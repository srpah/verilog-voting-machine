==> flow/design.v <==
module buttonControl #(
  parameter integer DEBOUNCE_CYCLES  = 500,
  parameter integer LONG_PRESS_CYCLES = 11
)(
  input  wire clock,
  input  wire reset,
  input  wire button_raw,
  output reg  valid_vote,
  output reg  pressed_level
);
  localparam integer DBW = $clog2(DEBOUNCE_CYCLES + 1);
  localparam integer LPW = $clog2(LONG_PRESS_CYCLES + 1);
  reg sync_0, sync_1;
  reg [DBW-1:0] debounce_cnt;
  reg debounced;
  reg [LPW-1:0] hold_cnt;
  always @(posedge clock) begin
    if (reset) begin
      sync_0        <= 1'b0;
      sync_1        <= 1'b0;
      debounce_cnt  <= {DBW{1'b0}};
      debounced     <= 1'b0;
      hold_cnt      <= {LPW{1'b0}};
      valid_vote    <= 1'b0;
      pressed_level <= 1'b0;
    end else begin
      sync_0 <= button_raw;
      sync_1 <= sync_0;
      if (sync_1 != debounced) begin
        if (debounce_cnt < DEBOUNCE_CYCLES)
          debounce_cnt <= debounce_cnt + 1'b1;
        else begin
          debounced    <= sync_1;
          debounce_cnt <= {DBW{1'b0}};
        end
      end else
        debounce_cnt <= {DBW{1'b0}};
      pressed_level <= debounced;
      valid_vote <= 1'b0;
      if (debounced) begin
        if (hold_cnt == (LONG_PRESS_CYCLES - 1)) begin
          hold_cnt   <= hold_cnt + 1'b1;
          valid_vote <= 1'b1;
        end else if (hold_cnt < (LONG_PRESS_CYCLES - 1))
          hold_cnt <= hold_cnt + 1'b1;
      end else
        hold_cnt <= {LPW{1'b0}};
    end
  end
endmodule
module modeControl(
  input             clock,
  input             reset,
  input             mode,
  input             valid_vote_casted,
  input      [7:0]  candidate1_vote,
  input      [7:0]  candidate2_vote,
  input      [7:0]  candidate3_vote,
  input      [7:0]  candidate4_vote,
  input             candidate1_button_pressed_level,
  input             candidate2_button_pressed_level,
  input             candidate3_button_pressed_level,
  input             candidate4_button_pressed_level,
  output reg [7:0]  leds
);
  localparam integer FLASH_CYCLES = 100;
  localparam integer FCW = $clog2(FLASH_CYCLES + 1);
  reg [FCW-1:0] flash_ctr;
  always @(posedge clock) begin
    if (reset)
      flash_ctr <= {FCW{1'b0}};
    else if (valid_vote_casted)
      flash_ctr <= FLASH_CYCLES;
    else if (flash_ctr > 0)
      flash_ctr <= flash_ctr - 1'b1;
  end
  always @(posedge clock) begin
    if (reset)
      leds <= 8'h00;
    else if (mode == 1'b0)
      leds <= (flash_ctr > 0) ? 8'hFF : 8'h00;
    else begin
      if (candidate1_button_pressed_level)
        leds <= candidate1_vote;
      else if (candidate2_button_pressed_level)
        leds <= candidate2_vote;
      else if (candidate3_button_pressed_level)
        leds <= candidate3_vote;
      else if (candidate4_button_pressed_level)
        leds <= candidate4_vote;
      else
        leds <= 8'h00;
    end
  end
endmodule
module results(
  input  wire [7:0] cand1,
  input  wire [7:0] cand2,
  input  wire [7:0] cand3,
  input  wire [7:0] cand4,
  output reg  [2:0] winner_id,
  output reg  [7:0] winner_votes,
  output reg        tie
);
  integer eq_count;
  always @(*) begin
    winner_id    = 3'd1;
    winner_votes = cand1;
    tie          = 1'b0;
    if (cand2 > winner_votes) begin winner_votes = cand2; winner_id = 3'd2; end
    if (cand3 > winner_votes) begin winner_votes = cand3; winner_id = 3'd3; end
    if (cand4 > winner_votes) begin winner_votes = cand4; winner_id = 3'd4; end
    eq_count = 0;
    if (cand1 == winner_votes) eq_count++;
    if (cand2 == winner_votes) eq_count++;
    if (cand3 == winner_votes) eq_count++;
    if (cand4 == winner_votes) eq_count++;
    if (eq_count > 1) begin
      tie = 1'b1;
      winner_id = 3'd0;
    end
  end
endmodule
module voteLogger(
  input             clock,
  input             reset,
  input             mode,
  input             cand1_vote_valid,
  input             cand2_vote_valid,
  input             cand3_vote_valid,
  input             cand4_vote_valid,
  output reg [7:0]  cand1_vote_recvd,
  output reg [7:0]  cand2_vote_recvd,
  output reg [7:0]  cand3_vote_recvd,
  output reg [7:0]  cand4_vote_recvd
);
  always @(posedge clock) begin
    if (reset) begin
      cand1_vote_recvd <= 8'd0;
      cand2_vote_recvd <= 8'd0;
      cand3_vote_recvd <= 8'd0;
      cand4_vote_recvd <= 8'd0;
    end else if (mode == 1'b0) begin
      if (cand1_vote_valid)
        cand1_vote_recvd <= cand1_vote_recvd + 1'b1;
      else if (cand2_vote_valid)
        cand2_vote_recvd <= cand2_vote_recvd + 1'b1;
      else if (cand3_vote_valid)
        cand3_vote_recvd <= cand3_vote_recvd + 1'b1;
      else if (cand4_vote_valid)
        cand4_vote_recvd <= cand4_vote_recvd + 1'b1;
    end
  end
endmodule
module votingMachine(
  input        clock,
  input        reset,
  input        mode,
  input        button1_raw,
  input        button2_raw,
  input        button3_raw,
  input        button4_raw,
  output [7:0] led,
  output [2:0] winner_id,
  output [7:0] winner_votes,
  output       tie,
  output [7:0] cand1_count,
  output [7:0] cand2_count,
  output [7:0] cand3_count,
  output [7:0] cand4_count
);
  wire valid_vote_1, valid_vote_2, valid_vote_3, valid_vote_4;
  wire pressed_1, pressed_2, pressed_3, pressed_4;
  wire [7:0] c1, c2, c3, c4;
  wire anyValidVote = valid_vote_1 | valid_vote_2 | valid_vote_3 | valid_vote_4;
  buttonControl bc1(clock, reset, button1_raw, valid_vote_1, pressed_1);
  buttonControl bc2(clock, reset, button2_raw, valid_vote_2, pressed_2);
  buttonControl bc3(clock, reset, button3_raw, valid_vote_3, pressed_3);
  buttonControl bc4(clock, reset, button4_raw, valid_vote_4, pressed_4);
  voteLogger VL(
    clock, reset, mode,
    valid_vote_1, valid_vote_2, valid_vote_3, valid_vote_4,
    c1, c2, c3, c4
  );
  modeControl MC(
    clock, reset, mode, anyValidVote,
    c1, c2, c3, c4,
    pressed_1, pressed_2, pressed_3, pressed_4,
    led
  );
  results RES(c1, c2, c3, c4, winner_id, winner_votes, tie);
  assign cand1_count = c1;
  assign cand2_count = c2;
  assign cand3_count = c3;
  assign cand4_count = c4;
endmodule
Reports on votingMachine
The steps from the RTL of votingMachine to its reports follow in flow order.
Line numbers count from 1 in the design file above.
Cell names lack the library's common part.
The mark -- stands for no value.
- top module: votingMachine
- clock port: clock
- cell library: sky130hd
- library corner: tt_025C_1v80

Elaborated design
Yosys after proc, flatten, opt, wreduce and memory -nomap, before mapping. Memory bits, and registers merged into a memory's read port (data or address), are not among the register bits. Print and check cells are not counted. Equal cells are merged and count once.
- $add $sub $neg at 16
- magnitude comparators: 13
- noted equality and inequality tests: 12
- mux-type cells: 32
- bitwise operators at 19
- noted reductions and logical operators: 22
- operators by type and width (operator ; count):
    2-to-1 mux 32 bit ; 3
    2-to-1 mux 8 bit ; 9
    adder 32 x 2 -> 32 bit with constant B ; 2
    adder 9 x 1 -> 9 bit with constant B ; 4
    < comparator 9 bit with constant B ; 4
    greater-than comparator 32 x 2 -> 1 bit with constant B ; 1
    adder 8 x 1 -> 8 bit with constant B ; 4
    == test 8 bit ; 4
    2-to-1 mux 4 bit ; 8
    greater-than comparator 8 bit ; 3
    NOT 1 bit ; 16
    adder 4 x 1 -> 4 bit with constant B ; 4
    < comparator 4 bit with constant B ; 4
    == test 4 bit with constant B ; 4
    2-to-1 mux 7 bit ; 2
    OR reduction 3 bit ; 4
    AND reduction 2 bit ; 5
    nonzero test 2 bit ; 5
    OR reduction 2 bit ; 5
    subtractor 7 x 1 -> 7 bit with constant B ; 1
    greater-than comparator 7 x 1 -> 1 bit with constant B ; 1
    2-to-1 mux 3 bit ; 2
    2-to-1 mux 1 bit ; 6
    AND reduction 5 bit ; 1
    inequality test 1 bit ; 4
    AND reduction 4 bit ; 1
    2-to-1 mux 2 bit ; 2
    OR 1 bit ; 3
Other operator kinds: 2; their cells: 2.
- noted register bits: 119
- noted bits of input ports: 7
- output and inout bits at 52
- word-level cells at 149

Logic depth
Depth = most cells in a row (Yosys ltp): at word level without a register or memory, in the mapped netlist without a sequential cell, where the memories' decode and read muxes count.
- depth in word-level cells at 16
- ABC_AREA: 0
- depth in mapped cells at 39
- depth with buffers taken out at 35

Mapped cells and area
Yosys stat after the flow's synthesis: flattened, memories mapped to cells. It holds for the ABC_AREA given above (unset counts as 0); a run with the other value may have another netlist.
Totals and module areas in this step are rounded.
- cells by type (cell ; count):
    dfxtp_1 ; 119
    xnor2_1 ; 62
    nor2_1 ; 142
    ha_1 ; 41
    a21oi_1 ; 64
    xor2_1 ; 36
    nand3_1 ; 40
    inv_1 ; 51
    clkbuf_1 ; 46
    nand2_1 ; 44
    a211oi_1 ; 21
    mux2i_1 ; 15
    nor3_1 ; 27
    nor2b_1 ; 17
    o21ai_0 ; 18
    o211ai_1 ; 11
    a31oi_1 ; 13
    and3_1 ; 13
Other cell types: 57; their cells: 148.
- noted standard cells after synthesis: 928
- synthesis area at 7460 µm²
- sequential area: 2380 µm²
- flip-flops: 119
By module: a second synthesis without flattening, with its own total; a netlist apart from the flattened one above.
- cell total of the unflattened synthesis at 851
- area total of the unflattened synthesis at 7280 µm²
Each row is one instance without its submodules.
- by module (module ; instances ; cells ; area (µm²) ; sequential area (µm²)):
    buttonControl ; 4 ; 74 ; 746 ; 360
    results ; 1 ; 308 ; 2080 ; 0.0
    voteLogger ; 1 ; 162 ; 1450 ; 641
    modeControl ; 1 ; 84 ; 758 ; 300
    votingMachine ; 1 ; 1 ; 7.5 ; 0.0

Path before layout
OpenSTA on the mapped netlist: ideal clock, no wires. The path of least setup slack (recovery checks aside). Input and output delay are each 20% of the period. Register names are those of the netlist, which keeps one name where synthesis merged equal registers.
- path type: reg-to-output
- start: register VL.cand1_vote_recvd[6]
- end: output winner_id[0]
- clock period at 18.0 ns
- launch time at the first pin: 0.000 ns
- data arrival time at 7.750 ns
- required time at 14.400 ns
- setup slack at 6.650 ns
- noted delay of the path: 7.750 ns
- noted stages: 37
- noted buffers on the path: 4
- noted synthesis period reached: 11.35 ns
"delay of the path" is the arrival time less input delay plus setup time.
A path that ends at an output port has no setup time.
"stages" counts driving pins, that of a launching flip-flop among them; a cell with two outputs on the path counts twice.
"synthesis period reached" is the clock period less the worst setup slack; recovery checks do not enter. This is arithmetic on one report: input and output delays are still those of the set period (20% each).
Between the ends stands the longest chain of elaborated cells between them, by number of cells; it is not shown to be the way that was timed. Of several equally long chains one is given.
A line is the first line of the expression or statement that the cell stems from. Yosys adds cells for indexed reads and writes and turns some case tables into memories.
- path through: dfxtp_1 > clkbuf_1 > inv_1 > ha_1 > nand4_1 > nand2b_1 > a21o_1 > nand2_1 > clkbuf_1 > a21oi_1 > ha_1 > nand2_1 > nor2_1 > o211ai_1 > nand2_1 > a2bb2oi_4 > buf_6 > mux2i_1 > ha_1 > a21o_1 > a21oi_1 > o2111a_1 > or2_2 > clkbuf_1 > nor2_1 > a31oi_1 > xor2_1 > or4_4 > nor4_4 > nor2_1 > inv_1 > ha_1 > inv_1 > a21oi_1 > o32ai_1 > o32ai_2 > a2111oi_1
- noted cells in the longest elaborated chain: 16
- elaborated cells between the ends (all ways): 22
- source lines of those cells: 8
- those cells by class: 3 x add/sub; 4 x compare; 4 x eq/ne; 11 x mux
- ends and longest elaborated chain, after synthesis (what ; line ; source):
    start: declaration ; 132 ; output reg [7:0]  cand1_vote_recvd,
    start: assignment ; 139 ; cand1_vote_recvd <= 8'd0;
    start: assignment ; 145 ; cand1_vote_recvd <= cand1_vote_recvd + 1'b1;
    greater-than comparator 8 bit ; 110 ; if (cand2 > winner_votes) begin winner_votes = cand2; winner_id = 3'd2; end
    2-to-1 mux 8 bit ; 110 ;
    greater-than comparator 8 bit ; 111 ; if (cand3 > winner_votes) begin winner_votes = cand3; winner_id = 3'd3; end
    2-to-1 mux 8 bit ; 111 ;
    greater-than comparator 8 bit ; 112 ; if (cand4 > winner_votes) begin winner_votes = cand4; winner_id = 3'd4; end
    2-to-1 mux 8 bit ; 112 ;
    == test 8 bit ; 114 ; if (cand1 == winner_votes) eq_count++;
    [... 2 more ...] ; -- ;
    2-to-1 mux 32 bit ; 115 ; if (cand2 == winner_votes) eq_count++;
    adder 32 x 2 -> 32 bit ; 116 ; if (cand3 == winner_votes) eq_count++;
    2-to-1 mux 32 bit ; 116 ;
    adder 32 x 2 -> 32 bit ; 117 ; if (cand4 == winner_votes) eq_count++;
    2-to-1 mux 32 bit ; 117 ;
    greater-than comparator 32 x 2 -> 1 bit ; 118 ; if (eq_count > 1) begin
    2-to-1 mux 3 bit ; 118 ;
    end: declaration ; 164 ; output [2:0] winner_id,
Some nets on the timed path still bear RTL names; the line given drives or declares the net.
- named nets, after synthesis (net ; line):
    winner_votes[1] ; 112

Path in the finished layout
From the final timing report of run B: the path of least setup slack in the routed layout; clock arrival at registers is part of the times.
- path type: reg-to-output
- start: register VL.cand1_vote_recvd[3]
- end: output winner_id[1]
- clock period at 14.7 ns
- launch time at the first pin: 0.40 ns
- data arrival time at 10.35 ns
- required time at 11.76 ns
- setup slack at 1.41 ns
- noted stages: 34
- noted buffers on the path: 1
Between the ends stands the longest chain of elaborated cells between them, by number of cells; it is not shown to be the way that was timed. Of several equally long chains one is given.
- path through: dfxtp_1 > inv_1 > ha_1 > a21oi_1 > a21o_1 > nand2_1 > a21oi_1 > ha_1 > nand2_1 > a21oi_1 > a211oi_1 > nor2_1 > a31oi_4 > a2bb2oi_4 > mux2i_1 > ha_1 > a21o_1 > a21oi_1 > o2111a_1 > or2_2 > nor2_1 > a31oi_1 > xor2_1 > or4_4 > nor4_4 > nor2_1 > inv_1 > ha_1 > inv_1 > a21oi_1 > o32ai_1 > o32ai_2 > a2111oi_1 > clkdlybuf4s50_1
- noted cells in the longest elaborated chain: 16
- elaborated cells between the ends (all ways): 22
- source lines of those cells: 8
- those cells by class: 3 x add/sub; 4 x compare; 4 x eq/ne; 11 x mux
- ends and longest elaborated chain, post-layout (what ; line ; source):
    start: declaration ; 132 ; output reg [7:0]  cand1_vote_recvd,
    start: assignment ; 139 ; cand1_vote_recvd <= 8'd0;
    start: assignment ; 145 ; cand1_vote_recvd <= cand1_vote_recvd + 1'b1;
    greater-than comparator 8 bit ; 110 ; if (cand2 > winner_votes) begin winner_votes = cand2; winner_id = 3'd2; end
    2-to-1 mux 8 bit ; 110 ;
    greater-than comparator 8 bit ; 111 ; if (cand3 > winner_votes) begin winner_votes = cand3; winner_id = 3'd3; end
    2-to-1 mux 8 bit ; 111 ;
    greater-than comparator 8 bit ; 112 ; if (cand4 > winner_votes) begin winner_votes = cand4; winner_id = 3'd4; end
    2-to-1 mux 8 bit ; 112 ;
    == test 8 bit ; 114 ; if (cand1 == winner_votes) eq_count++;
    [... 2 more ...] ; -- ;
    2-to-1 mux 32 bit ; 115 ; if (cand2 == winner_votes) eq_count++;
    adder 32 x 2 -> 32 bit ; 116 ; if (cand3 == winner_votes) eq_count++;
    2-to-1 mux 32 bit ; 116 ;
    adder 32 x 2 -> 32 bit ; 117 ; if (cand4 == winner_votes) eq_count++;
    2-to-1 mux 32 bit ; 117 ;
    greater-than comparator 32 x 2 -> 1 bit ; 118 ; if (eq_count > 1) begin
    2-to-1 mux 3 bit ; 118 ;
    end: declaration ; 164 ; output [2:0] winner_id,

Memo
Re: implementation data of votingMachine

votingMachine through Yosys and OpenROAD on sky130hd: 2 stored runs, unordered, with their settings and measured results. The constraints put input and output delay at 20% of the set period each and load the outputs with 0.01 pF.
"reached clock period" = clock period - worst setup slack. The figure is calculated, with input and output delays left at 20% of the set period.
"time used up by the worst setup path" = time allowed to the worst setup path (clock period - input delay - output delay, where it has them) - its slack; a late launch clock adds to it, a late capture clock takes from it.
"total power after layout": no workload was simulated; the value follows from the tool's default switching activity.
Values from the reports are rounded here.

Run A
Settings were period_ns = 8.65; CORE_UTILIZATION = 64; SETUP_SLACK_MARGIN = 1.44; PLACE_DENSITY_LB_ADDON = 0.03; CORE_MARGIN = 2; CELL_PAD_IN_SITES_GLOBAL_PLACEMENT = 1; CELL_PAD_IN_SITES_DETAIL_PLACEMENT = 1; ABC_AREA = 1; CTS_CLUSTER_SIZE = 53; CAP_MARGIN = 20; SLEW_MARGIN = 20
- unfinished; error FLW-0024 in placement

Run B
Settings were period_ns = 14.7; CAP_MARGIN = 20; CORE_MARGIN = 2; CORE_UTILIZATION = 40; SLEW_MARGIN = 20
- lowest setup slack: 1.41 ns
- time used up by the worst setup path: 10.35 ns
- class of the worst setup path: reg-to-output
- noted the reached clock period: 13.293 ns
- overall die area at 19800 µm²
- post-route utilization: 0.487
- netlist area reported by Yosys: 7460 µm²
- noted the post-route worst hold slack: 0.437 ns
- noted the total power after layout: 0.830 mW
- final setup TNS: 0.000 ns
- area of the standard cells in the finished layout: 8830 µm²
